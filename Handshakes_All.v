==> flow/design.v <==
module Handshakes_All #
(
	parameter	WORD_WIDTH = 32
)
(
	input	wire						clk,
	input	wire						rst_n,
	input	wire						up_valid,
	input	wire	[WORD_WIDTH-1:0]	up_data,
	input	wire						down_ready,
	output	wire						down_valid,
	output	wire	[WORD_WIDTH-1:0]	down_data,
	output	wire						up_ready,
	output wire							my_accept,
	output wire							my_transmit
);
wire					load_reg_en,sel_reg_en; 
wire 					enable_a,enable_b;
reg 					load_b; 
reg						sel_b; 
reg 					buf_valid_a,buf_valid_b;
reg	[WORD_WIDTH-1:0]	buf_data_a,buf_data_b;
assign up_ready = (~buf_valid_a)|(~buf_valid_b);
assign down_valid = (buf_valid_a)|(buf_valid_b);
assign load_reg_en = up_valid & up_ready;  
always @(posedge clk)begin
	if (!rst_n)begin
		load_b <= 1'b0;  
	end
	else if(load_reg_en) begin
		load_b <= ~load_b;  
	end
end			
assign enable_a = (~load_b) & up_valid & up_ready;
assign enable_b = (load_b) & up_valid & up_ready; 
always@(posedge clk)begin
	if (!rst_n)begin
		buf_data_a <= 'd0;
		buf_data_b <= 'd0;
	end
	else if(enable_a) begin
		buf_data_a <= up_data;
		buf_data_b <= buf_data_b;
	end
	else if(enable_b) begin
		buf_data_b <= up_data;
		buf_data_a <= buf_data_a;
	end
	else begin
		buf_data_a <= buf_data_a;
		buf_data_b <= buf_data_b;
	end
end
assign sel_reg_en = down_valid & down_ready; 
always @(posedge clk)begin
	if (!rst_n)begin
		sel_b <= 1'b0;  
	end
	else if(sel_reg_en) begin
		sel_b <= ~sel_b;  
	end
end		
assign sel_a_over = (~sel_b) & down_valid & down_ready;
assign sel_b_over = (sel_b) & down_valid & down_ready; 
always@(posedge clk)begin
	if (!rst_n)begin
		buf_valid_a <= 'd0;
		buf_valid_b <= 'd0;
	end
	else begin
		buf_valid_a <= enable_a?1'b1:(sel_a_over?1'b0:buf_valid_a);
		buf_valid_b <= enable_b?1'b1:(sel_b_over?1'b0:buf_valid_b);
	end
end
assign down_data = sel_b?buf_data_b:buf_data_a;
assign my_accept = load_reg_en;
assign my_transmit = sel_reg_en;
endmodule
* Tool chain data of Handshakes_All
The steps from the RTL of Handshakes_All to its reports follow in flow order.
Line numbers count from 1 in the design file above.
A cell with - has no value.
- Top :: Handshakes_All
- Clock port :: clk
- Library :: sky130hd
- Library corner :: tt_025C_1v80

* Elaborated design
Counts by Yosys on the flattened word-level netlist (proc, flatten, opt, wreduce; memories kept). Register bits leave out memories and registers merged into their read ports (data or address). Print and check cells are left out. Cells with the same type and inputs are merged into one.
- Register bits after elaboration :: 68
- Bits of input ports :: 36
- Output and inout bits :: 36
- Cells after elaboration :: 31
- Multiplexer cells :: 5
- Bitwise operators :: 17
- Reduce/logical cells :: 3
** Operators by type and width (number)
- 32-bit 2-to-1 mux :: 1
- 1-bit bitwise AND :: 10
- 1-bit inverter :: 5
- 2-bit nonzero test :: 2
- 1-bit 2-to-1 mux :: 4
- 1-bit bitwise OR :: 2
- 2-bit AND reduction :: 1

* Logic depth
Longest topological path by Yosys (ltp), each cell counted once; first at word level (registers and memories cut), then after technology mapping (sequential cells cut; the memories' decode and read muxes count).
- Depth in word-level cells :: 5
- ABC_AREA :: 0
- Depth in mapped cells :: 5
- Gate-level depth less buffers :: 3

* After synthesis
Source: synth_stat.txt of the flow (Yosys; design flattened, memories mapped). It holds for the ABC_AREA given above (unset counts as 0); a run with the other value may have another netlist.
The area totals of this step are shown rounded.
** Cell types
- sky130_fd_sc_hd__dfxtp_1 :: number 68, area in all 1.36E+03 um^2
- sky130_fd_sc_hd__mux2i_1 :: number 64, area in all 640.614 um^2
- sky130_fd_sc_hd__nand2_1 :: number 99, area in all 371.606 um^2
- sky130_fd_sc_hd__mux2_2 :: number 32, area in all 360.346 um^2
- sky130_fd_sc_hd__buf_12 :: number 3, area in all 60.058 um^2
- sky130_fd_sc_hd__clkbuf_1 :: number 11, area in all 41.29 um^2
- sky130_fd_sc_hd__buf_4 :: number 3, area in all 22.522 um^2
- sky130_fd_sc_hd__o21a_1 :: number 3, area in all 22.522 um^2
- sky130_fd_sc_hd__buf_2 :: number 4, area in all 20.019 um^2
- sky130_fd_sc_hd__a21boi_0 :: number 2, area in all 15.014 um^2
- sky130_fd_sc_hd__a21boi_2 :: number 1, area in all 11.261 um^2
- sky130_fd_sc_hd__buf_6 :: number 1, area in all 11.261 um^2
- sky130_fd_sc_hd__and2b_2 :: number 1, area in all 8.758 um^2
- sky130_fd_sc_hd__xnor2_1 :: number 1, area in all 8.758 um^2
- sky130_fd_sc_hd__and2b_1 :: number 1, area in all 7.507 um^2
- sky130_fd_sc_hd__and2_1 :: number 1, area in all 6.256 um^2
- sky130_fd_sc_hd__nand2_2 :: number 1, area in all 6.256 um^2
- sky130_fd_sc_hd__or2_2 :: number 1, area in all 6.256 um^2
- sky130_fd_sc_hd__inv_1 :: number 1, area in all 3.754 um^2
- Standard cells after synthesis :: 298
- Synthesis area :: 2990 um^2
- Sequential area :: 1360 um^2
- Flip-flop cells :: 68
- Buffers :: 22

* Timing after synthesis
Source: OpenSTA report_checks on the synthesized netlist (no wires, ideal clock, input and output delay 20% of the period each), path of least setup slack; recovery checks are left aside. Register names are those of the netlist, which keeps one name where synthesis merged equal registers.
- Path kind :: register to output
- Start point :: reg sel_b
- End point :: out down_data[10]
- Clock period :: 1670 ps
- Output delay :: 334 ps
- Time at the first pin :: 0 ps
- Data arrival time :: 1109 ps
- Data required time :: 1336 ps
- Path slack :: 227 ps
- Delay of the path :: 1109 ps
- Stages on the path :: 4
- Buffers on the path :: 2
- Period reached after synthesis :: 1443 ps
"delay of the path" = arrival - input delay + setup time.
At an output port there is no setup time.
"stages on the path" counts driving pins, that of a launching flip-flop among them; a cell with two outputs on the path counts twice.
"period reached after synthesis" is the clock period less the worst setup slack; recovery checks do not enter. This is arithmetic on one report: input and output delays are still those of the set period (20% each).
The rows between start and end are the longest chain of elaborated cells between them; the timing report does not say that the signal goes this way. Where chains are equally long, one stands for them.
A line is the first line of the expression or statement that the cell stems from. Yosys adds cells for indexed reads and writes and turns some case tables into memories.
- Cell sequence :: sky130_fd_sc_hd__dfxtp_1 > sky130_fd_sc_hd__clkbuf_1 > sky130_fd_sc_hd__buf_2 > sky130_fd_sc_hd__mux2_2
- Length of the longest elaborated chain :: 1
- Elaborated cells between the ends (all ways) :: 1
- Source lines of those cells :: 1
- Those cells by class :: mux (1)
** RTL lines, path after synthesis
- start, declared :: RTL line 20 : reg sel_b;
- start, assigned :: RTL line 57 : sel_b <= 1'b0;
- start, assigned :: RTL line 60 : sel_b <= ~sel_b;
- 32-bit 2-to-1 mux :: RTL line 75 : assign down_data = sel_b?buf_data_b:buf_data_a;
- end, declared :: RTL line 12 : output wire [WORD_WIDTH-1:0] down_data,

* Timing after layout
From the final timing report of run A: the path of least setup slack in the routed layout; clock arrival at registers is part of the times.
The path's times are printed in steps of 10 ps; the period is the one set.
- Path kind :: register to output
- Start point :: reg sel_b
- End point :: out down_data[30]
- Clock period :: 1400 ps
- Output delay :: 280 ps
- Time at the first pin :: 330 ps
- Data arrival time :: 1430 ps
- Data required time :: 1120 ps
- Path slack :: -310 ps
- Stages on the path :: 5
- Buffers on the path :: 3
The rows between start and end are the longest chain of elaborated cells between them; the timing report does not say that the signal goes this way. Where chains are equally long, one stands for them.
- Cell sequence :: sky130_fd_sc_hd__dfxtp_4 > sky130_fd_sc_hd__buf_8 > sky130_fd_sc_hd__buf_4 > sky130_fd_sc_hd__mux2_4 > sky130_fd_sc_hd__buf_6
- Length of the longest elaborated chain :: 1
- Elaborated cells between the ends (all ways) :: 1
- Source lines of those cells :: 1
- Those cells by class :: mux (1)
** RTL lines, path after layout
- start, declared :: RTL line 20 : reg sel_b;
- start, assigned :: RTL line 57 : sel_b <= 1'b0;
- start, assigned :: RTL line 60 : sel_b <= ~sel_b;
- 32-bit 2-to-1 mux :: RTL line 75 : assign down_data = sel_b?buf_data_b:buf_data_a;
- end, declared :: RTL line 12 : output wire [WORD_WIDTH-1:0] down_data,

Data sheet: physical implementation of Handshakes_All

Module Handshakes_All, platform sky130hd: 2 stored runs of the flow (Yosys, OpenROAD) with differing settings, in no particular order. Input and output delays are each 20% of the period that was set; the output load is 0.01 pF.
"achieved clock period" means the clock period less the worst setup slack. The figure is calculated, with input and output delays left at 20% of the set period.
"worst setup path time": the worst setup path's part of the clock period (all of it between registers, 20% less for each end at a port) less its slack. A launch clock that arrives late makes it longer, a capture clock that arrives late makes it shorter.
"worst setup path time" is known to 10 ps.
Measured values are rounded.

* Run A
** Files
==> flow/run.sh <==
#!/bin/bash
# the make line also repeats the synthesis and layout settings of config.mk as NAME=value (left out here)
make -C /OpenROAD-flow-scripts/flow DESIGN_CONFIG=/design/flow/config.mk WORK_HOME=/design/flow/orfs CLKGATE_MAP_FILE= finish
==> flow/config.mk <==
export PLATFORM = sky130hd
export DESIGN_NAME = Handshakes_All
export DESIGN_NICKNAME = Handshakes_All
export VERILOG_FILES = /design/flow/design.v
export SDC_FILE = /design/flow/constraint.sdc
export NUM_CORES = 4
export LEC_CHECK = 0
export CAP_MARGIN = 20
export CELL_PAD_IN_SITES_DETAIL_PLACEMENT = 0
export CORE_MARGIN = 2
export CORE_UTILIZATION = 56
export HOLD_SLACK_MARGIN = 0.27
export MIN_ROUTING_LAYER = met1
export SLEW_MARGIN = 20
export TNS_END_PERCENT = 70
==> flow/constraint.sdc <==
create_clock -name core_clock -period 1.4 [get_ports {clk}]
set_input_delay 0.2800 -clock core_clock [delete_from_list [all_inputs] [get_ports {clk}]]
set_output_delay 0.2800 -clock core_clock [all_outputs]
set_load 0.01 [all_outputs]
** Results
- Area inside the die boundary :: 5930 um^2
- Chip area in the Yosys report :: 2990 um^2
- Worst hold slack after layout :: 409 ps
- Worst setup path time :: 1430 ps
- Kind of the worst setup path :: register to output
- Achieved clock period :: 1705 ps
- Final design utilization :: 0.843
- Worst setup slack after layout :: -305 ps
- Summed negative setup slack :: -8090 ps

* Run B
** Files
==> flow/run.sh <==
#!/bin/bash
# the make line also repeats the synthesis and layout settings of config.mk as NAME=value (left out here)
make -C /OpenROAD-flow-scripts/flow DESIGN_CONFIG=/design/flow/config.mk WORK_HOME=/design/flow/orfs CLKGATE_MAP_FILE= finish
==> flow/config.mk <==
export PLATFORM = sky130hd
export DESIGN_NAME = Handshakes_All
export DESIGN_NICKNAME = Handshakes_All
export VERILOG_FILES = /design/flow/design.v
export SDC_FILE = /design/flow/constraint.sdc
export NUM_CORES = 4
export LEC_CHECK = 0
export CAP_MARGIN = 20
export CORE_MARGIN = 10
export CORE_UTILIZATION = 24
export CTS_CLUSTER_DIAMETER = 108
export MAX_ROUTING_LAYER = met4
export SLEW_MARGIN = 20
==> flow/constraint.sdc <==
create_clock -name core_clock -period 1.36 [get_ports {clk}]
set_input_delay 0.2720 -clock core_clock [delete_from_list [all_inputs] [get_ports {clk}]]
set_output_delay 0.2720 -clock core_clock [all_outputs]
set_load 0.01 [all_outputs]
** Results
- Area inside the die boundary :: 17300 um^2
- Chip area in the Yosys report :: 2990 um^2
- Worst hold slack after layout :: 388 ps
- Worst setup path time :: 1490 ps
- Kind of the worst setup path :: register to output
- Achieved clock period :: 1759 ps
- Final design utilization :: 0.385
- Worst setup slack after layout :: -399 ps
- Summed negative setup slack :: -9900 ps
